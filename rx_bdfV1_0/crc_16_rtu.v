==> flow/design.v <==
module crc_16_rtu (
				   	  input 	     clk,
				   	  input 	     start,
				   	  input [7:0] byte_in,
				   	  input       reset,
				   	  						     output reg [15:0] crc_16,
				   	  						     output reg        busy
																			);
localparam [15:0] polinom          = 16'hA001;
localparam [3:0]  IDLE             =  4'b0000;
localparam [3:0]  STAGE_0          =  4'b0001;
localparam [3:0]  STAGE_1          =  4'b0010;
localparam [3:0]  STAGE_2          =  4'b0011;
localparam [3:0]  STAGE_3          =  4'b0100;
localparam [3:0]  STAGE_4          =  4'b0101;
localparam [3:0]  STAGE_5          =  4'b0110;
localparam [3:0]  STAGE_6          =  4'b0111;
localparam [3:0]  STAGE_7          =  4'b1000;
	   reg [3:0]  state            =  4'b0000;
	   reg [15:0] crc              = 16'hFFFF;
	   reg        previous_strb    =  1'b0;
	   reg strb_bf = 1'b0;
always @(posedge clk) begin
	strb_bf <= start;
	previous_strb <= strb_bf;
	if(reset) begin
		crc <= 16'hFFFF;
		state <= IDLE;
		busy <= 1'b0;
	end
	else begin
		case(state)
			IDLE: begin
				if(strb_bf && !previous_strb) begin
					state <= STAGE_0;
					crc[7:0] <= crc[7:0] ^ byte_in[7:0];
					busy <= 1'b1;
				end
				else begin
					state <= IDLE;
				end
			end
			STAGE_0: begin
				if(crc & 16'h0001)
					crc <= (crc >> 16'h0001) ^ polinom;
				else
					crc <= crc >> 16'h0001;
				state <= STAGE_1;
			end
			STAGE_1: begin
				if(crc & 16'h0001)
					crc <= (crc >> 16'h0001) ^ polinom;
				else
					crc <= crc >> 16'h0001;
				state <= STAGE_2;
			end
			STAGE_2: begin
				if(crc & 16'h0001)
					crc <= (crc >> 16'h0001) ^ polinom;
				else
					crc <= crc >> 16'h0001;
				state <= STAGE_3;
			end
			STAGE_3: begin
				if(crc & 16'h0001)
					crc <= (crc >> 16'h0001) ^ polinom;
				else
					crc <= crc >> 16'h0001;
				state <= STAGE_4;
			end
			STAGE_4: begin
				if(crc & 16'h0001)
					crc <= (crc >> 16'h0001) ^ polinom;
				else
					crc <= crc >> 16'h0001;
				state <= STAGE_5;
			end
			STAGE_5: begin
				if(crc & 16'h0001)
					crc <= (crc >> 16'h0001) ^ polinom;
				else
					crc <= crc >> 16'h0001;
				state <= STAGE_6;
			end
			STAGE_6: begin
				if(crc & 16'h0001)
					crc <= (crc >> 16'h0001) ^ polinom;
				else
					crc <= crc >> 16'h0001;
				state <= STAGE_7;
			end
			STAGE_7: begin
				if(crc & 16'h0001) begin
					crc <= (crc >> 16'h0001) ^ polinom;
					crc_16 <= (crc >> 16'h0001) ^ polinom;
				end
				else begin
					crc <= crc >> 16'h0001;
					crc_16 <= crc >> 16'h0001;
				end
				busy <= 1'b0;
				state <= IDLE;
			end
			default begin
				state <= IDLE;
			end
		endcase
	end
end
endmodule
From RTL to reports: crc_16_rtu --
What the tools print for crc_16_rtu, step after step. Lines are those of the file above, counted from 1. Library cell names are shortened. A cell with -- has no value.
Set-up: design top crc_16_rtu, clock port clk, standard-cell library sky130hd, corner tt_025C_1v80

After elaboration --
Source: Yosys, flattened and elaborated, memories not mapped. Widths are those after wreduce. Registers that Yosys merges into a memory's read port (data or address) are not register bits. Print and check cells do not count.
Cells by class: multipliers 0, mux-type cells 10, bitwise logic cells 3, divide/modulo/power cells 0, shift operators 0, reduce/logical cells 10, eq/ne operators 9, $lt $le $gt $ge 0, add/subtract/negate cells 0
Operator list (count):
- 4-bit case mux with 8-bit select | 1
- 8-bit 2-to-1 mux | 3
- 4-bit by 3-bit equality test with 1-bit output (second input constant) | 4
- 8-bit case mux with 2-bit select | 1
- 14-bit 2-to-1 mux | 1
- 9-bit nonzero test | 1
- 4-bit by 2-bit equality test with 1-bit output (second input constant) | 2
- 8-bit bitwise XOR | 1
- 8-bit nonzero test | 1
- 8-bit OR reduction | 1
- 2-bit AND reduction | 3
- 4-bit by 1-bit equality test with 1-bit output (second input constant) | 1
- 4-bit equality test (second input constant) | 1
- 4-bit logical NOT | 1
- 2-bit inverter with 3-bit output | 1
- 1-bit 2-to-1 mux | 3
- 2-bit != test (second input constant) | 1
- 2-bit nonzero test | 1
- 1-bit case mux with 2-bit select | 1
- 1-bit logical AND | 1
- 1-bit inverter | 1
- 1-bit logical NOT | 1
Word-level totals: memory cells 0, bits of input ports 11, bits in registers 39, ROM bits 0, clocked read ports x word width 0, memory bits (writable) 0, latch bits 0, output and inout bits 17, elaborated cells 40

Logic depth --
Depth = most cells in a row (Yosys ltp): at word level without a register or memory, in the mapped netlist without a sequential cell, where the memories' decode and read muxes count.
Logic depth: depth after elaboration 4, ABC_AREA 0, gate-level depth with buffers 6

Netlist --
Source: synth_stat.txt of the flow (Yosys; design flattened, memories mapped). It holds for the ABC_AREA given above (unset counts as 0); a run with the other value may have another netlist. The area totals of this step are shown rounded.
Mapped netlist: chip area (Yosys) 1480 sq um, standard cells after synthesis 129, sequential area 940.9 sq um, flip-flop cells 39
Cells by type (count):
- edfxtp_1 | 16
- dfxtp_1 | 23
- nand2_1 | 26
- a41oi_1 | 7
- nand3b_1 | 8
- o211ai_1 | 6
- a21oi_1 | 7
- xor2_1 | 4
- inv_1 | 8
- nor3_4 | 1
- xnor2_2 | 1
- buf_2 | 3
- nor3_1 | 3
- nor3b_2 | 1
- buf_6 | 1
- nor2_1 | 3
- mux2i_1 | 1
- a32oi_1 | 1
Not listed: further types 8, cells in them 9.

Path before layout --
OpenSTA on the mapped netlist: ideal clock, no wires. The path of least setup slack (recovery checks aside). Input and output delay are each 20% of the period. Register names are those of the netlist, which keeps one name where synthesis merged equal registers.
Timing path after synthesis: path type register -> register, start point reg state[0], end point reg crc_16[0], period 2.19 ns, buffers on the path 1, delay of the path 1.985 ns, data arrival time 1.597 ns, setup time 0.388 ns, slack 0.204 ns, stages on the path 5, synthesis period reached 1.986 ns
"delay of the path" = arrival - input delay + setup time. "stages on the path": output pins that drive a net of the path, with the launching flip-flop's if there is one; two outputs of one cell count as two. "synthesis period reached" = period - worst setup slack (recovery checks aside). The figure is calculated, with input and output delays left at 20% of the set period. Between the ends stands the longest chain of elaborated cells between them, by number of cells; it is not shown to be the way that was timed. Of several equally long chains one is given. A line is the first line of the expression or statement that the cell stems from. Yosys adds cells for indexed reads and writes and turns some case tables into memories. At most two assigning lines are given for a register; there are more.
Between the ends, after synthesis: path through dfxtp_1 nor3_4 buf_2 nand2_1 nor2_1, cells in the longest elaborated chain 2
RTL lines, path after synthesis:
- start, declared | RTL line 19 | reg [3:0] state = 4'b0000;
- start, assigned | RTL line 28 | state <= IDLE;
- start, assigned | RTL line 35 | state <= STAGE_0;
- 4-bit equality test | RTL line 32 | case(state)
- 2-bit AND reduction
- end, assigned | RTL line 95 | crc_16 <= (crc >> 16'h0001) ^ polinom;
- end, assigned | RTL line 99 | crc_16 <= crc >> 16'h0001;
- end, declared | RTL line 6 | output reg [15:0] crc_16,

Worst path after layout --
From the final timing report of run A: the path of least setup slack in the routed layout; clock arrival at registers is part of the times.
Timing path post-layout: path type register -> register, start point reg state[0], end point reg crc_16[7], setup time 0.37 ns, data arrival time 1.94 ns, stages on the path 5, period 2.34 ns, buffers on the path 1, slack 0.31 ns
Between the ends stands the longest chain of elaborated cells between them, by number of cells; it is not shown to be the way that was timed. Of several equally long chains one is given. At most two assigning lines are given for a register; there are more.
Between the ends, post-layout: path through dfxtp_1 nor3_4 buf_2 nand2_1 nor2_2, cells in the longest elaborated chain 2
RTL lines, path post-layout:
- start, declared | RTL line 19 | reg [3:0] state = 4'b0000;
- start, assigned | RTL line 28 | state <= IDLE;
- start, assigned | RTL line 35 | state <= STAGE_0;
- 4-bit equality test | RTL line 32 | case(state)
- 2-bit AND reduction
- end, assigned | RTL line 95 | crc_16 <= (crc >> 16'h0001) ^ polinom;
- end, assigned | RTL line 99 | crc_16 <= crc >> 16'h0001;
- end, declared | RTL line 6 | output reg [15:0] crc_16,

--- measured runs ---
Settings and measured results of 2 stored flow runs for module crc_16_rtu (sky130hd), not sorted in any way. The constraints put input and output delay at 20% of the set period each and load the outputs with 0.01 pF.
"period reached" is the run's clock period less its worst setup slack. It is reckoned from that one timing run; input and output delays stay at 20% of the period that was set.
"worst path time" is the time allowed to the run's worst setup path (the clock period less input and output delay, where it has them) less its slack. Clock arrival times count: a late capture clock shortens it, a late launch clock lengthens it.
By "total power after layout" is meant OpenSTA's value without simulated activity: inputs other than the clock are taken to toggle once in ten clock periods, and the tool carries that through the logic.
Results are given in rounded form.

[run A] flow files
==> flow/run.sh <==
#!/bin/bash
# the make line also repeats the synthesis and layout settings of config.mk as NAME=value (left out here)
make -C /OpenROAD-flow-scripts/flow DESIGN_CONFIG=/design/flow/config.mk WORK_HOME=/design/flow/orfs CLKGATE_MAP_FILE= finish
==> flow/config.mk <==
export PLATFORM = sky130hd
export DESIGN_NAME = crc_16_rtu
export DESIGN_NICKNAME = crc_16_rtu
export VERILOG_FILES = /design/flow/design.v
export SDC_FILE = /design/flow/constraint.sdc
export NUM_CORES = 4
export LEC_CHECK = 0
export ABC_AREA = 0
export CAP_MARGIN = 20
export CELL_PAD_IN_SITES_DETAIL_PLACEMENT = 0
export CORE_MARGIN = 2
export CORE_UTILIZATION = 21
export GPL_TIMING_DRIVEN = 0
export PLACE_DENSITY = 0.84
export SETUP_SLACK_MARGIN = -0.21
export SLEW_MARGIN = 10
export TNS_END_PERCENT = 80
==> flow/constraint.sdc <==
create_clock -name core_clock -period 2.34 [get_ports {clk}]
set_input_delay 0.4680 -clock core_clock [delete_from_list [all_inputs] [get_ports {clk}]]
set_output_delay 0.4680 -clock core_clock [all_outputs]
set_load 0.01 [all_outputs]

[run A] result: area of the synthesized netlist 1480 sq um; die outline area 7736 sq um; standard-cell area after layout 1954 sq um; utilization after layout 0.288; lowest setup slack 0.313 ns; sum of negative setup slack 0.000 ns; worst hold slack in the final report 0.359 ns; total power after layout 1.516 mW; period reached 2.027 ns; worst path time 2.03 ns; worst setup path kind register -> register

[run B] flow files
==> flow/run.sh <==
#!/bin/bash
# the make line also repeats the synthesis and layout settings of config.mk as NAME=value (left out here)
make -C /OpenROAD-flow-scripts/flow DESIGN_CONFIG=/design/flow/config.mk WORK_HOME=/design/flow/orfs CLKGATE_MAP_FILE= finish
==> flow/config.mk <==
export PLATFORM = sky130hd
export DESIGN_NAME = crc_16_rtu
export DESIGN_NICKNAME = crc_16_rtu
export VERILOG_FILES = /design/flow/design.v
export SDC_FILE = /design/flow/constraint.sdc
export NUM_CORES = 4
export LEC_CHECK = 0
export CAP_MARGIN = 20
export CORE_MARGIN = 8
export CORE_UTILIZATION = 55
export GPL_TIMING_DRIVEN = 0
export HOLD_SLACK_MARGIN = -0.06
export PLACE_DENSITY_LB_ADDON = 0.19
export SLEW_MARGIN = 20
==> flow/constraint.sdc <==
create_clock -name core_clock -period 1.34 [get_ports {clk}]
set_input_delay 0.2680 -clock core_clock [delete_from_list [all_inputs] [get_ports {clk}]]
set_output_delay 0.2680 -clock core_clock [all_outputs]
set_load 0.01 [all_outputs]

[run B] result: area of the synthesized netlist 1480 sq um; die outline area 4607 sq um; standard-cell area after layout 2063 sq um; utilization after layout 0.775; lowest setup slack -0.048 ns; sum of negative setup slack -0.519 ns; worst hold slack in the final report 0.356 ns; total power after layout 2.733 mW; period reached 1.388 ns; worst path time 1.39 ns; worst setup path kind register -> register
--- end ---

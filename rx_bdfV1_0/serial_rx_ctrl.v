==> flow/design.v <==
module serial_rx_ctrl ( clk, rx_done, byte_in, tmout, crc_16, crc_busy, reset,
							data_out, selector, data_strb, validate, errors_cnt, crc_reset);
input clk, rx_done, tmout, crc_busy, reset;
input [7:0] byte_in;
input [15:0] crc_16;
output reg data_strb, validate, crc_reset;
output reg [7:0] selector;
output reg [15:0] data_out, errors_cnt;
parameter [7:0] n_word = 8'h01; 
localparam [7:0] max_wrd_indx = n_word - 8'h01;
localparam [2:0] IDLE    = 3'b000;
localparam [2:0] DATA_HI = 3'b001;
localparam [2:0] DATA_LO = 3'b010;
localparam [2:0] CRC_HI  = 3'b011;
localparam [2:0] CRC_LO  = 3'b100;
localparam [2:0] VALID   = 3'b101;
reg [2:0] state     = 3'b000;
reg [15:0] crc_hi_bf = 16'h0000;
reg pre_strb_0 = 1'b0;
reg fist_word  = 1'b0;
reg strb_bf    = 1'b0;
always @(posedge clk) begin
	strb_bf <= rx_done;
	pre_strb_0 <= strb_bf;
	if(reset) begin
		errors_cnt <= 16'h0000;
		state <= IDLE;
		validate <= 1'b0;
		data_strb <= 1'b0;
	end
	else begin
		case(state)
			IDLE: begin
				if(tmout) begin
					state <= DATA_HI;
					validate <= 1'b0;
				end
				else begin
					state <= IDLE;
				end
				fist_word <= 1'b0;
				selector <= 8'h00;
			end
			DATA_HI: begin
				if(!strb_bf)
					crc_reset <= 1'b0;
				else begin end
				data_strb <= 1'b0;
				if(strb_bf && !pre_strb_0) begin
					if(!fist_word) begin
						selector <= selector;
						fist_word <= 1'b1;
					end
					else begin
						selector <= selector + 8'h01;
					end
					data_out[15:8] <= byte_in;
					state <= DATA_LO;
				end
			end
			DATA_LO: begin
				if(strb_bf && !pre_strb_0) begin
					data_out[7:0] <= byte_in;
					data_strb <= 1'b1;
					if(selector == max_wrd_indx && fist_word) begin
						state <= CRC_HI;
					end
					else begin
						state <= DATA_HI;
					end
				end
			end
			CRC_HI: begin
				if(!crc_busy) begin
					crc_reset <= 1'b1;
				end
				else begin end
				if(strb_bf && !pre_strb_0) begin
					crc_hi_bf[15:8] <= byte_in;
					state <= CRC_LO;
				end
			end
			CRC_LO: begin
				data_strb <= 1'b0;
				if(strb_bf && !pre_strb_0) begin
					crc_hi_bf[7:0] <= byte_in;
					state <= VALID;
				end
			end
			VALID: begin
				if(crc_hi_bf == crc_16) begin
					validate <= 1'b1;
				end
				else begin
					errors_cnt <= errors_cnt + 16'h0001;
				end
				state <= IDLE;
			end
			default: state <= IDLE;
		endcase
	end
end
endmodule
### Step by step through the tools: serial_rx_ctrl

What the tools print for serial_rx_ctrl, step after step.
Lines are those of the file above, counted from 1.
Library cell names are shortened.
A cell with n/a has no value.

| inputs | value |
|---|---|
| top module | serial_rx_ctrl |
| clock | clk |
| library | sky130hd |
| timing corner | tt_025C_1v80 |

### Elaborated design

Source: Yosys, flattened and elaborated, memories not mapped. Widths are those after wreduce. Registers that Yosys merges into a memory's read port (data or address) are not register bits. Print and check cells do not count. Equal cells are merged and count once.

| operators by class | value |
|---|---|
| $add $sub $neg | 2 |
| equal/unequal tests | 15 |
| muxes and demuxes | 19 |
| bitwise operators | 2 |
| reductions and logical operators | 21 |

Operator list:

| kind | count |
|---|---|
| inequality test 2 bit with constant B | 9 |
| AND reduction 3 bit | 6 |
| adder 16 x 1 -> 16 bit with constant B | 1 |
| == test 16 bit | 1 |
| case mux 8 bit (select 2 bit) | 1 |
| 2-to-1 mux 8 bit | 2 |
| case mux 3 bit (select 5 bit) | 1 |
| AND reduction 4 bit | 3 |
| 2-to-1 mux 3 bit | 4 |
| nonzero test 2 bit | 4 |
| adder 8 x 1 -> 8 bit with constant B | 1 |
| zero test 8 bit | 1 |
| case mux 1 bit (select 2 bit) | 4 |
| == test 3 x 2 -> 1 bit with constant B | 2 |
| == test 3 bit with constant B | 2 |
| 2-to-1 mux 1 bit | 6 |
| AND reduction 2 bit | 2 |
| == test 3 x 1 -> 1 bit with constant B | 1 |
| zero test 3 bit | 1 |
| logical AND 1 bit | 2 |
| inverter 1 bit | 2 |
| OR reduction 2 bit | 1 |
| 2-to-1 mux 2 bit | 1 |
| zero test 1 bit | 1 |

| bit counts | value |
|---|---|
| register bits after elaboration | 65 |
| input bits | 29 |
| output and inout port bits | 43 |
| cells after elaboration | 72 |

### Longest topological paths

Longest topological path by Yosys (ltp), each cell counted once; first at word level (registers and memories cut), then after technology mapping (sequential cells cut; the memories' decode and read muxes count).

| depth | value |
|---|---|
| depth after elaboration | 5 |
| ABC_AREA | 0 |
| gate-level depth with buffers | 7 |
| mapped depth without buffers | 6 |

### Mapped cells and area

Yosys stat after the flow's synthesis: flattened, memories mapped to cells. It holds for the ABC_AREA given above (unset counts as 0); a run with the other value may have another netlist.
The area totals of this step are shown rounded.

Cells by type:

| type | count | total area (sq um) |
|---|---|---|
| edfxtp_1 | 42 | 1261.21 |
| dfxtp_1 | 23 | 460.442 |
| xor2_1 | 21 | 183.926 |
| a21oi_1 | 15 | 75.072 |
| nor2_1 | 17 | 63.811 |
| nand3_1 | 10 | 50.048 |
| or3_1 | 7 | 43.792 |
| o21ai_0 | 8 | 40.038 |
| ha_1 | 3 | 37.536 |
| nand2_1 | 10 | 37.536 |
| nor4_1 | 6 | 37.536 |
| o31ai_1 | 5 | 37.536 |
| or4_1 | 5 | 37.536 |
| buf_6 | 3 | 33.782 |
| mux2_2 | 3 | 33.782 |
| and3_1 | 5 | 31.28 |
| nor2b_1 | 5 | 31.28 |
| nand4_1 | 4 | 25.024 |

Not listed: further types 25, cells in them 47.

| synthesis totals | value |
|---|---|
| mapped cells | 239 |
| cell area after synthesis | 2800 sq um |
| sequential area | 1700 sq um |
| flip-flop cells | 65 |
| buffers | 12 |

### Timing after synthesis

Source: OpenSTA report_checks on the synthesized netlist (no wires, ideal clock, input and output delay 20% of the period each), path of least setup slack; recovery checks are left aside. Register names are those of the netlist, which keeps one name where synthesis merged equal registers.

| timing post-synthesis | value |
|---|---|
| path kind | input to register |
| start | input port reset |
| end | register data_out[0] |
| period | 3280 ps |
| input delay | 656 ps |
| library setup time | 383 ps |
| time at the first pin | 656 ps |
| data arrival time | 1802 ps |
| data required time | 2897 ps |
| setup slack | 1094 ps |
| path delay | 1529 ps |
| stages | 3 |
| buffers on the path | 1 |
| period reached after synthesis | 2186 ps |

"path delay" is the arrival time less input delay plus setup time.
"stages" counts driving pins, that of a launching flip-flop among them; a cell with two outputs on the path counts twice.
"period reached after synthesis" = period - worst setup slack (recovery checks aside). The figure is calculated, with input and output delays left at 20% of the set period.
Between the ends stands the longest chain of elaborated cells between them, by number of cells; it is not shown to be the way that was timed. Of several equally long chains one is given.
A line is the first line of the expression or statement that the cell stems from. Yosys adds cells for indexed reads and writes and turns some case tables into memories.

| on the way, post-synthesis | value |
|---|---|
| cells stage by stage | clkbuf_1 > or3_1 > nor3_1 |
| length of the longest elaborated chain | 2 |
| elaborated cells between the ends (all ways) | 2 |
| RTL lines with such cells | 0 |
| those cells by class | logic (1); reduce/logical (1) |

RTL lines, path post-synthesis:

| element | RTL line | text |
|---|---|---|
| start, declared | 3 | `input clk, rx_done, tmout, crc_busy, reset;` |
| inverter 1 bit | n/a |  |
| AND reduction 3 bit | n/a |  |
| end, assigned | 63 | `data_out[7:0] <= byte_in;` |
| end, declared | 8 | `output reg [15:0] data_out, errors_cnt;` |

### Timing after layout

Path of least setup slack in the final report of entry B (OpenROAD, finished layout, wires in). Where an end is a register, its clock arrival counts in the times.
The report prints the path's times to 10 ps; the period is as set.

| timing post-layout | value |
|---|---|
| path kind | input to register |
| start | input port crc_16[2] |
| end | register validate |
| period | 3810 ps |
| input delay | 760 ps |
| library setup time | 90 ps |
| time at the first pin | 760 ps |
| data arrival time | 3170 ps |
| data required time | 4070 ps |
| setup slack | 910 ps |
| stages | 7 |
| buffers on the path | 2 |

Between the ends stands the longest chain of elaborated cells between them, by number of cells; it is not shown to be the way that was timed. Of several equally long chains one is given.
At most two assigning lines are given for a register; there are more.

| on the way, post-layout | value |
|---|---|
| cells stage by stage | clkdlybuf4s50_1 > xor2_1 > nor4_1 > and4_1 > buf_4 > a21oi_1 > a311oi_2 |
| length of the longest elaborated chain | 3 |
| elaborated cells between the ends (all ways) | 5 |
| RTL lines with such cells | 2 |
| those cells by class | eq/ne (2); mux (2); reduce/logical (1) |

RTL lines, path post-layout:

| element | RTL line | text |
|---|---|---|
| start, declared | 5 | `input [15:0] crc_16;` |
| == test 16 bit | 91 | `if(crc_hi_bf == crc_16) begin` |
| 2-to-1 mux 1 bit | 91 |  |
| case mux 1 bit (select 2 bit) | 32 | `case(state)` |
| end, assigned | 28 | `validate <= 1'b0;` |
| end, assigned | 36 | `validate <= 1'b0;` |
| end, declared | 6 | `output reg data_strb, validate, crc_reset;` |

Design serial_rx_ctrl on sky130hd. What follows are 2 stored runs of the flow, each under its own settings; their order means nothing. The constraints put input and output delay at 20% of the set period each and load the outputs with 0.01 pF.
"clock period reached" is the run's clock period less its worst setup slack. It is reckoned from that one timing run; input and output delays stay at 20% of the period that was set.
"power": no workload was simulated; the value follows from the tool's default switching activity.
The measured numbers are rounded.
Settings: n/a = not set for that run.
A result given as n/a is not shown for that run.

| run | period_ns | CORE_UTILIZATION | SETUP_SLACK_MARGIN | PLACE_DENSITY | HOLD_SLACK_MARGIN | CORE_ASPECT_RATIO | CORE_MARGIN | TNS_END_PERCENT | GPL_TIMING_DRIVEN | CTS_CLUSTER_SIZE | CAP_MARGIN | SLEW_MARGIN | PLACE_DENSITY_LB_ADDON | CELL_PAD_IN_SITES_GLOBAL_PLACEMENT | CELL_PAD_IN_SITES_DETAIL_PLACEMENT | GPL_ROUTABILITY_DRIVEN | MIN_ROUTING_LAYER | area of the die (sq um) | mapped cell area after synthesis (sq um) | utilization after routing (%) | clock period reached (ps) | smallest setup slack (ps) | power (uW) | worst hold slack in the final report (ps) |
|---|---|---|---|---|---|---|---|---|---|---|---|---|---|---|---|---|---|---|---|---|---|---|---|---|
| entry A | 2.79 | 71 | -0.24 | 0.51 | 0.23 | 0.77 | 6 | 70 | 0 | 67 | 25 | 20 | n/a | n/a | n/a | n/a | n/a | n/a | n/a | n/a | n/a | n/a | n/a | n/a |
| entry B | 3.81 | 42 | n/a | n/a | n/a | n/a | 6 | 45 | n/a | 53 | 35 | 20 | 0.18 | 2 | 2 | 0 | met1 | 8900 | 2800 | 60 | 2905 | 910 | 1600 | 410 |

Entry A: no final report: placement broke off with GPL-0301

==> flow/design.v <==
module data_demux (
					input 		 clk,
					input [7:0]  select,
					input [15:0] data_in,
					input 		 data_strb,
					input        crc_valid,
					input 		 reset,
											output reg [15:0] data_0,
											output reg [15:0] data_1,
											output reg [15:0] data_2,
											output reg [15:0] data_3,
											output reg [15:0] data_4,
											output reg [15:0] data_5,
											output reg [15:0] data_6,
											output reg [15:0] data_7,
											output reg [15:0] data_8,
											output reg [15:0] data_9,
											output reg        receive_done
																			);
parameter [7:0] n_word = 8'h01;
localparam [7:0] max_wrd_indx = n_word - 8'h01;
(*ramstyle = "no_rw_check"*)reg [15:0] mem [max_wrd_indx:0];
reg [15:0] data_bf = 16'h0000;
reg [7:0]  n       = 8'h00;
reg pre_strb_0 = 1'b0;
reg pre_strb_1 = 1'b0;
reg valid_flg  = 1'b0;
reg first_word = 1'b0;
always @(posedge clk) begin
	pre_strb_0 <= data_strb;
	pre_strb_1 <= crc_valid;
	if(data_strb && !pre_strb_0) begin
		mem[select] <= data_in;
	end
	else begin
		if(valid_flg) begin
			if(!first_word) begin
				n <= 8'h00;
				data_bf <= mem[0];
				first_word <= 1'b1;
				if(!max_wrd_indx) begin
					valid_flg <= 1'b0;
					receive_done <= 1'b1;
				end
				else begin end
			end
			else begin
				data_bf <= mem[n + 8'h01];
				n <= n + 8'h01;
				if(n == max_wrd_indx - 8'h01) begin
					valid_flg <= 1'b0;
					receive_done <= 1'b1;	
				end
				else begin end
			end
		end
		else begin end
	end
	if(crc_valid && !pre_strb_1) begin
		valid_flg <= 1'b1;
		receive_done <= 1'b0;
		first_word <= 1'b0;	
	end
	else begin end
	if(reset) begin
		valid_flg <= 1'b0;
		first_word <= 1'b0;
		receive_done <= 1'b0;
	end
	else begin end
end
always @(posedge clk) begin
	if(reset) begin
		data_0 <= 16'h0000;
		data_1 <= 16'h0000;
		data_2 <= 16'h0000;
		data_3 <= 16'h0000;
		data_4 <= 16'h0000;
		data_5 <= 16'h0000;
		data_6 <= 16'h0000;
		data_7 <= 16'h0000;
		data_8 <= 16'h0000;
		data_9 <= 16'h0000;
	end
	else begin
		case(n)
			0: data_0 <= data_bf;
			1: data_1 <= data_bf;
			2: data_2 <= data_bf;
			3: data_3 <= data_bf;
			4: data_4 <= data_bf;
			5: data_5 <= data_bf;
			6: data_6 <= data_bf;
			7: data_7 <= data_bf;
			8: data_8 <= data_bf;
			9: data_9 <= data_bf;
			default begin end
		endcase
	end
end
endmodule 
# Reports on data_demux
# The steps from the RTL of data_demux to its reports follow in flow order.
# Lines are those of the file above, counted from 1.
# Cell names lack the library's common part.
# Not given: --
# inputs
top	data_demux
clk_port	clk
lib	sky130hd
lib_corner	tt_025C_1v80

# Word level
# Counts by Yosys on the flattened word-level netlist (proc, flatten, opt, wreduce; memories kept). Register bits leave out memories and registers merged into their read ports (data or address). Print and check cells are left out. Cells with the same type and inputs are merged into one.
# Yosys's memory passes give these memory sizes; they may raise the number of words (mostly to a power of two), join words into wider ones and drop unused or constant bits.
# op_classes
addsub	1
multipliers	0
div_mod_pow	0
compare	0
n_eq	12
n_shift	0
muxes	10
logic	1
reduce_logical	8
# op_table
operator	n
== test 8 x 3 -> 1 bit (second input constant)	4
two-way mux 16 bit	2
== test 8 x 2 -> 1 bit (second input constant)	2
== test 8 x 4 -> 1 bit (second input constant)	2
adder 8 x 1 -> 8 bit (second input constant)	1
== test 8 x 1 -> 1 bit (second input constant)	1
== test 8 bit (second input constant)	1
zero test 8 bit	1
two-way mux 1 bit	8
!= test 2 x 1 -> 1 bit (second input constant)	2
AND reduction 3 bit	1
logical AND 1 bit	2
zero test 1 bit	2
AND reduction 2 bit	1
OR reduction 2 bit	1
NOT 1 bit	1
# bits
ff_bits	189
latch_bits	0
mem_bits_rw	16
rom_bits	0
clocked_rd_ports_x_width	0
n_memories	1
in_bits	28
out_inout_bits	161
wordCells	50
# memory_table
memory	words	width	rd	wr	line	text
mem	1	16	2	1	22	(*ramstyle = "no_rw_check"*)reg [15:0] mem [max_wrd_indx:0];

# Depth
# Depth = most cells in a row (Yosys ltp): at word level without a register or memory, in the mapped netlist without a sequential cell, where the memories' decode and read muxes count.
# logic_depth
ltp_word	6
abc_area	0
depth_mapped	6

# Synthesis result
# Yosys stat after the flow's synthesis: flattened, memories mapped to cells. It holds for the ABC_AREA given above (unset counts as 0); a run with the other value may have another netlist.
# The area totals of this step are shown rounded.
# mapped
stdcells	654
area_um2	7970
sequential_area_um2	4500
flip_flops	205
n_buf	54
# types
cell_type	n	area_total_um2
dfxtp_1	165	3.3E+03
mux2i_1	162	1.62E+03
edfxtp_1	40	1.2E+03
nand2b_1	178	1.11E+03
clkbuf_1	36	135.13
nand3_4	4	70.067
buf_6	6	67.565
ha_1	4	50.048
buf_2	7	35.034
nor2b_1	5	31.28
buf_4	4	30.029
nand3_1	6	30.029
nand4b_2	2	30.029
and2_1	4	25.024
nor4_4	1	21.27
buf_12	1	20.019
nand4b_1	2	17.517
o311ai_0	2	17.517
# Other cell types: 15; their cells: 25.

# Path before layout
# OpenSTA on the mapped netlist: ideal clock, no wires. The path of least setup slack (recovery checks aside). Input and output delay are each 20% of the period. Register names are those of the netlist, which keeps one name where synthesis merged equal registers.
# synth_path
path_kind	input to register
start	in data_strb
end	reg data_bf[0]
clock_period_ns	3.28
setup_time_ns	0.411
launch_ns	0.656
arrival_ns	2.200
setup_slack_ns	0.669
delay_ns	1.955
driving_pins	2
path_buffers	0
period_less_setup_slack_ns	2.611
# "delay_ns" is the arrival time less input delay plus setup time.
# "driving_pins" counts driving pins, that of a launching flip-flop among them; a cell with two outputs on the path counts twice.
# "period_less_setup_slack_ns" = period - worst setup slack (recovery checks aside). The figure is calculated, with input and output delays left at 20% of the set period.
# Between the ends stands the longest chain of elaborated cells between them, by number of cells; it is not shown to be the way that was timed. Of several equally long chains one is given.
# Each line given opens the expression or statement behind the cell; cells for indexed reads and writes are added by Yosys, which also makes memories of some case tables.
# synth_between
path_cell_list	nor2b_1 nor2b_1
elab_chain_cells	3
cone_cells	3
cone_lines	1
# synth_rtl
item	line	text
from (decl)	5	input data_strb,
logical AND 1 bit	32	if(data_strb && !pre_strb_0) begin
NOT 1 bit	--
AND reduction 2 bit	--
to (assign)	39	data_bf <= mem[0];
to (assign)	48	data_bf <= mem[n + 8'h01];
to (decl)	23	reg [15:0] data_bf = 16'h0000;

# Worst path after layout
# From the final timing report of entry A: the path of least setup slack in the routed layout; clock arrival at registers is part of the times.
# layout_path
path_kind	register to register
start	reg n[5]
end	reg data_2[5]
clock_period_ns	2.98
setup_time_ns	0.09
launch_ns	0.48
arrival_ns	2.78
setup_slack_ns	0.60
driving_pins	5
path_buffers	1
# Between the ends stands the longest chain of elaborated cells between them, by number of cells; it is not shown to be the way that was timed. Of several equally long chains one is given.
# layout_between
path_cell_list	edfxtp_1 nor4_4 buf_4 nand3_1 mux2i_1
elab_chain_cells	1
cone_cells	1
cone_lines	1
# layout_rtl
item	line	text
from (decl)	24	reg [7:0]  n       = 8'h00;
from (assign)	38	n <= 8'h00;
from (assign)	49	n <= n + 8'h01;
== test 8 x 2 -> 1 bit	86	case(n)
to (assign)	76	data_2 <= 16'h0000;
to (assign)	89	2: data_2 <= data_bf;
to (decl)	10	output reg [15:0] data_2,

2 stored runs of data_demux in the flow (synthesis by Yosys, layout by OpenROAD, sky130hd cells), in arbitrary order. Constraints: input delay and output delay 20% of the set period each, output load 0.01 pF.
By "worst_path_allowed_less_slack_ns" is meant the share of the clock period that the worst setup path is allowed (20% is reserved at inputs, 20% at outputs), minus its slack. Clock arrival times at its registers enter into it.
Values from the reports are rounded here.

Entry A, flow files:
==> flow/run.sh <==
#!/bin/bash
# the make line also repeats the synthesis and layout settings of config.mk as NAME=value (left out here)
make -C /OpenROAD-flow-scripts/flow DESIGN_CONFIG=/design/flow/config.mk WORK_HOME=/design/flow/orfs CLKGATE_MAP_FILE= finish
==> flow/config.mk <==
export PLATFORM = sky130hd
export DESIGN_NAME = data_demux
export DESIGN_NICKNAME = data_demux
export VERILOG_FILES = /design/flow/design.v
export SDC_FILE = /design/flow/constraint.sdc
export NUM_CORES = 4
export LEC_CHECK = 0
export CAP_MARGIN = 20
export CORE_MARGIN = 2
export CORE_UTILIZATION = 40
export SLEW_MARGIN = 20
==> flow/constraint.sdc <==
create_clock -name core_clock -period 2.98 [get_ports {clk}]
set_input_delay 0.5960 -clock core_clock [delete_from_list [all_inputs] [get_ports {clk}]]
set_output_delay 0.5960 -clock core_clock [all_outputs]
set_load 0.01 [all_outputs]

==> results of entry A, as CSV <==
result,value
die_um2,21100
timing.setup.ws_ns,0.600
synth_area_um2,7970
fin_hold_ws_ns,0.417
stdcell_area_um2,10500
worst_path_allowed_less_slack_ns,2.38
worst_path_kind,"register to register"
utilization_pct,54.0

Entry B, flow files:
==> flow/run.sh <==
#!/bin/bash
# the make line also repeats the synthesis and layout settings of config.mk as NAME=value (left out here)
make -C /OpenROAD-flow-scripts/flow DESIGN_CONFIG=/design/flow/config.mk WORK_HOME=/design/flow/orfs CLKGATE_MAP_FILE= finish
==> flow/config.mk <==
export PLATFORM = sky130hd
export DESIGN_NAME = data_demux
export DESIGN_NICKNAME = data_demux
export VERILOG_FILES = /design/flow/design.v
export SDC_FILE = /design/flow/constraint.sdc
export NUM_CORES = 4
export LEC_CHECK = 0
export CAP_MARGIN = 15
export CELL_PAD_IN_SITES_DETAIL_PLACEMENT = 0
export CORE_MARGIN = 2
export CORE_UTILIZATION = 44
export CTS_CLUSTER_DIAMETER = 142
export MAX_ROUTING_LAYER = met4
export PLACE_DENSITY_LB_ADDON = 0.18
export SLEW_MARGIN = 5
export TNS_END_PERCENT = 80
==> flow/constraint.sdc <==
create_clock -name core_clock -period 1.56 [get_ports {clk}]
set_input_delay 0.3120 -clock core_clock [delete_from_list [all_inputs] [get_ports {clk}]]
set_output_delay 0.3120 -clock core_clock [all_outputs]
set_load 0.01 [all_outputs]

==> results of entry B, as CSV <==
result,value
die_um2,19200
timing.setup.ws_ns,-0.126
synth_area_um2,7970
fin_hold_ws_ns,0.153
stdcell_area_um2,11100
worst_path_allowed_less_slack_ns,1.69
worst_path_kind,"register to register"
utilization_pct,62.1
